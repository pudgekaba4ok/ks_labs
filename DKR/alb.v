==> flow/design.v <==
module alb (
    input wire clk,               
    input wire reset,             
    input wire [3:0] R_in,        
    input wire [3:0] S_in,        
    input wire CI,                
    input wire [1:0] I,           
    output reg [3:0] F_ALB,       
    output wire CO,               
    output wire VO,               
    output wire NO,               
    output wire ZO                
);
    reg [3:0] R_reg, S_reg;
    reg CI_reg;
    reg [1:0] I_reg;
    wire [3:0] sum_result, sub_result, or_result, and_not_result;
    wire sum_co, sub_co, sum_vo, sub_vo;
    always @(posedge clk or posedge reset) begin
        if (reset) begin
            R_reg <= 4'b0;
            S_reg <= 4'b0;
            CI_reg <= 1'b0;
            I_reg <= 2'b0;
        end else begin
            R_reg <= R_in;
            S_reg <= S_in;
            CI_reg <= CI;
            I_reg <= I;
        end
    end
    assign {sum_co, sum_result} = R_reg + S_reg + CI_reg;
    assign {sub_co, sub_result} = R_reg - S_reg - 1 + CI_reg;
    assign or_result       = R_reg | S_reg;
    assign and_not_result  = (~R_reg) & S_reg;
    assign sum_vo = (R_reg[3] == S_reg[3]) && (sum_result[3] != R_reg[3]);
    assign sub_vo = (R_reg[3] != S_reg[3]) && (sub_result[3] != R_reg[3]);
    always @(*) begin
        case (I_reg)
            2'b00: F_ALB = or_result;
            2'b01: F_ALB = sum_result;
            2'b10: F_ALB = and_not_result;
            2'b11: F_ALB = sub_result;
            default: F_ALB = 4'b0000;
        endcase
    end
    assign CO = (I_reg == 2'b01) ? sum_co :
            (I_reg == 2'b11) ? ~sub_co : 1'b0;
    assign VO = (I_reg == 2'b01) ? sum_vo :
                (I_reg == 2'b11) ? sub_vo : 1'b0;
    assign NO = F_ALB[3];              
    assign ZO = (F_ALB == 4'b0000);    
endmodule
[Tool chain data of alb]
What the tools print for alb, step after step.
Lines are those of the file above, counted from 1.
Library cell names are shortened.
A cell with -- has no value.
Set-up
  top module: alb
  clock: clk
  standard-cell library: sky130hd
  library corner: tt_025C_1v80

[Elaborated design]
Yosys after proc, flatten, opt, wreduce and memory -nomap, before mapping. Enables and synchronous resets that opt folds into registers are not counted as muxes. Memory bits, and registers merged into a memory's read port (data or address), are not among the register bits. Print and check cells are not counted. Equal cells are merged and count once.
Bit counts
  input bits: 13
  word-level cells: 29
  output and inout port bits: 8
  register bits after elaboration: 11
Cells by class
  add/subtract/negate cells: 5
  equal/unequal tests: 7
  bitwise gates (word level): 4
  multiplexer cells: 5
  reductions and logical operators: 4
Operators by type and width (count)
  case mux 4 bit (select 4 bit): 1
  adder 5 x 1 -> 5 bit: 2
  adder 4 x 4 -> 5 bit: 1
  subtractor 4 x 4 -> 5 bit: 1
  subtractor 5 x 2 -> 5 bit with constant B: 1
  equality test 2 bit with constant B: 2
  bitwise AND 4 bit: 1
  OR 4 bit: 1
  NOT 4 bit: 1
  logical NOT 4 bit: 1
  2-to-1 mux 1 bit: 4
  inequality test 1 bit: 3
  logical AND 1 bit: 2
  equality test 2 x 1 -> 1 bit with constant B: 1
  logical NOT 2 bit: 1
  equality test 1 bit: 1
  NOT 1 bit: 1

[Depth]
Depth = most cells in a row (Yosys ltp): at word level without a register or memory, in the mapped netlist without a sequential cell, where the memories' decode and read muxes count.
Logic depth
  depth in word-level cells: 7
  ABC_AREA: 0
  depth in mapped cells: 9

[Mapped cells and area]
Source: synth_stat.txt of the flow (Yosys; design flattened, memories mapped). It holds for the ABC_AREA given above (unset counts as 0); a run with the other value may have another netlist.
Synthesis totals
  cell area after synthesis: 867.1 µm²
  cell count: 86
  flip-flops: 11
Cell types (count)
  dfrtp_1: 11
  ha_1: 14
  fa_1: 4
  inv_1: 16
  a21oi_1: 8
  xnor2_1: 4
  mux4_2: 1
  nor2_1: 5
  o21bai_1: 2
  nand2b_1: 2
  nor2b_1: 2
  buf_6: 1
  mux2i_1: 1
  nand3_1: 2
  o21ai_0: 2
  a2bb2oi_1: 1
  o41ai_1: 1
  xor2_1: 1
Other cell types: 8; their cells: 8.

[Path before layout]
OpenSTA on the mapped netlist: ideal clock, no wires. The path of least setup slack (recovery checks aside). Input and output delay are each 20% of the period. Register names are those of the netlist, which keeps one name where synthesis merged equal registers.
Path after synthesis
  path kind: register -> output
  from: reg R_reg[0]
  to: out ZO
  delay of the path: 2.585 ns
  stages on the path: 8
  period: 6.67 ns
  slack: 2.751 ns
  arrival: 2.585 ns
  data required time: 5.336 ns
  path buffers: 0
  synthesis period reached: 3.919 ns
"delay of the path" = arrival - input delay + setup time.
A path that ends at an output port has no setup time.
"stages on the path" counts driving pins, that of a launching flip-flop among them; a cell with two outputs on the path counts twice.
"synthesis period reached" = period - worst setup slack (recovery checks aside). The figure is calculated, with input and output delays left at 20% of the set period.
Between the ends stands the longest chain of elaborated cells between them, by number of cells; it is not shown to be the way that was timed. Of several equally long chains one is given.
Each line given opens the expression or statement behind the cell; cells for indexed reads and writes are added by Yosys, which also makes memories of some case tables.
On the way, after synthesis
  path through: dfrtp_1 > inv_1 > fa_1 > fa_1 > inv_1 > mux4_2 > or4_1 > a21oi_1
  length of the longest elaborated chain: 5
Ends and longest elaborated chain, after synthesis
  start: declaration: RTL line 14  | reg [3:0] R_reg, S_reg;
  start: assignment: RTL line 21  | R_reg <= 4'b0;
  start: assignment: RTL line 26  | R_reg <= R_in;
  subtractor 4 x 4 -> 5 bit: RTL line 33  | assign {sub_co, sub_result} = R_reg - S_reg - 1 + CI_reg;
  subtractor 5 x 2 -> 5 bit: RTL line 33
  adder 5 x 1 -> 5 bit: RTL line 33
  case mux 4 bit (select 4 bit): RTL line 39  | case (I_reg)
  logical NOT 4 bit: RTL line 52  | assign ZO = (F_ALB == 4'b0000);
  end: declaration: RTL line 12  | output wire ZO

[Path in the finished layout]
Path of least setup slack in the final report of run 1 (OpenROAD, finished layout, wires in). Where an end is a register, its clock arrival counts in the times.
Path post-layout
  path kind: register -> output
  from: reg S_reg[0]
  to: out ZO
  data required time: 3.15 ns
  period: 3.94 ns
  stages on the path: 9
  slack: 0.16 ns
  path buffers: 1
  arrival: 3.00 ns
Between the ends stands the longest chain of elaborated cells between them, by number of cells; it is not shown to be the way that was timed. Of several equally long chains one is given.
On the way, post-layout
  path through: dfrtp_1 > inv_1 > fa_1 > inv_1 > fa_1 > mux4_2 > or4_1 > a21oi_1 > clkdlybuf4s15_1
  length of the longest elaborated chain: 5
Ends and longest elaborated chain, post-layout
  start: declaration: RTL line 14  | reg [3:0] R_reg, S_reg;
  start: assignment: RTL line 22  | S_reg <= 4'b0;
  start: assignment: RTL line 27  | S_reg <= S_in;
  subtractor 4 x 4 -> 5 bit: RTL line 33  | assign {sub_co, sub_result} = R_reg - S_reg - 1 + CI_reg;
  subtractor 5 x 2 -> 5 bit: RTL line 33
  adder 5 x 1 -> 5 bit: RTL line 33
  case mux 4 bit (select 4 bit): RTL line 39  | case (I_reg)
  logical NOT 4 bit: RTL line 52  | assign ZO = (F_ALB == 4'b0000);
  end: declaration: RTL line 12  | output wire ZO

Appendix: measured runs

Top module alb; platform sky130hd; tools Yosys and OpenROAD; 2 stored runs in no particular order. Input and output delays are each 20% of the period that was set; the output load is 0.01 pF.
"achieved clock period (ns)" means the clock period less the worst setup slack. The figure is calculated, with input and output delays left at 20% of the set period.
By "worst setup path time (ns)" is meant the share of the clock period that the worst setup path is allowed (20% is reserved at inputs, 20% at outputs), minus its slack. Clock arrival times at its registers enter into it.
"finish__power__total" is the tool's figure for a default switching activity; nothing was simulated.

Flow files of run 1
==> flow/run.sh <==
#!/bin/bash
# the make line also repeats the synthesis and layout settings of config.mk as NAME=value (left out here)
make -C /OpenROAD-flow-scripts/flow DESIGN_CONFIG=/design/flow/config.mk WORK_HOME=/design/flow/orfs CLKGATE_MAP_FILE= finish
==> flow/config.mk <==
export PLATFORM = sky130hd
export DESIGN_NAME = alb
export DESIGN_NICKNAME = alb
export VERILOG_FILES = /design/flow/design.v
export SDC_FILE = /design/flow/constraint.sdc
export NUM_CORES = 4
export LEC_CHECK = 0
export ABC_AREA = 0
export CAP_MARGIN = 20
export CORE_MARGIN = 6
export CORE_UTILIZATION = 38
export CTS_CLUSTER_SIZE = 67
export MAX_ROUTING_LAYER = met4
export PLACE_DENSITY_LB_ADDON = 0.29
export SLEW_MARGIN = 30
==> flow/constraint.sdc <==
create_clock -name core_clock -period 3.94 [get_ports {clk}]
set_input_delay 0.7880 -clock core_clock [delete_from_list [all_inputs] [get_ports {clk}]]
set_output_delay 0.7880 -clock core_clock [all_outputs]
set_load 0.01 [all_outputs]

report of run 1
yosys chip area after synthesis (um^2): 867.1
finish__design__die__area: 3572.4
finish__design__instance__utilization: 0.5398
finish__timing__setup__ws: 0.155
finish__timing__setup__tns: 0.000
finish__timing__hold__ws: 0.817
finish__power__total: 2.953e-04
achieved clock period (ns): 3.785
worst setup path time (ns): 3.00
worst setup path kind: register -> output

Flow files of run 2
==> flow/run.sh <==
#!/bin/bash
# the make line also repeats the synthesis and layout settings of config.mk as NAME=value (left out here)
make -C /OpenROAD-flow-scripts/flow DESIGN_CONFIG=/design/flow/config.mk WORK_HOME=/design/flow/orfs CLKGATE_MAP_FILE= finish
==> flow/config.mk <==
export PLATFORM = sky130hd
export DESIGN_NAME = alb
export DESIGN_NICKNAME = alb
export VERILOG_FILES = /design/flow/design.v
export SDC_FILE = /design/flow/constraint.sdc
export NUM_CORES = 4
export LEC_CHECK = 0
export CAP_MARGIN = 20
export CELL_PAD_IN_SITES_DETAIL_PLACEMENT = 0
export CORE_MARGIN = 2
export CORE_UTILIZATION = 31
export GPL_ROUTABILITY_DRIVEN = 0
export GPL_TIMING_DRIVEN = 0
export PLACE_DENSITY_LB_ADDON = 0.02
export SETUP_SLACK_MARGIN = -0.31
export SLEW_MARGIN = 10
export TNS_END_PERCENT = 95
==> flow/constraint.sdc <==
create_clock -name core_clock -period 4.97 [get_ports {clk}]
set_input_delay 0.9940 -clock core_clock [delete_from_list [all_inputs] [get_ports {clk}]]
set_output_delay 0.9940 -clock core_clock [all_outputs]
set_load 0.01 [all_outputs]

report of run 2
yosys chip area after synthesis (um^2): 867.1
finish__design__die__area: 3235.9
finish__design__instance__utilization: 0.4178
finish__timing__setup__ws: 0.649
finish__timing__setup__tns: 0.000
finish__timing__hold__ws: 1.007
finish__power__total: 2.391e-04
achieved clock period (ns): 4.321
worst setup path time (ns): 3.33
worst setup path kind: register -> output
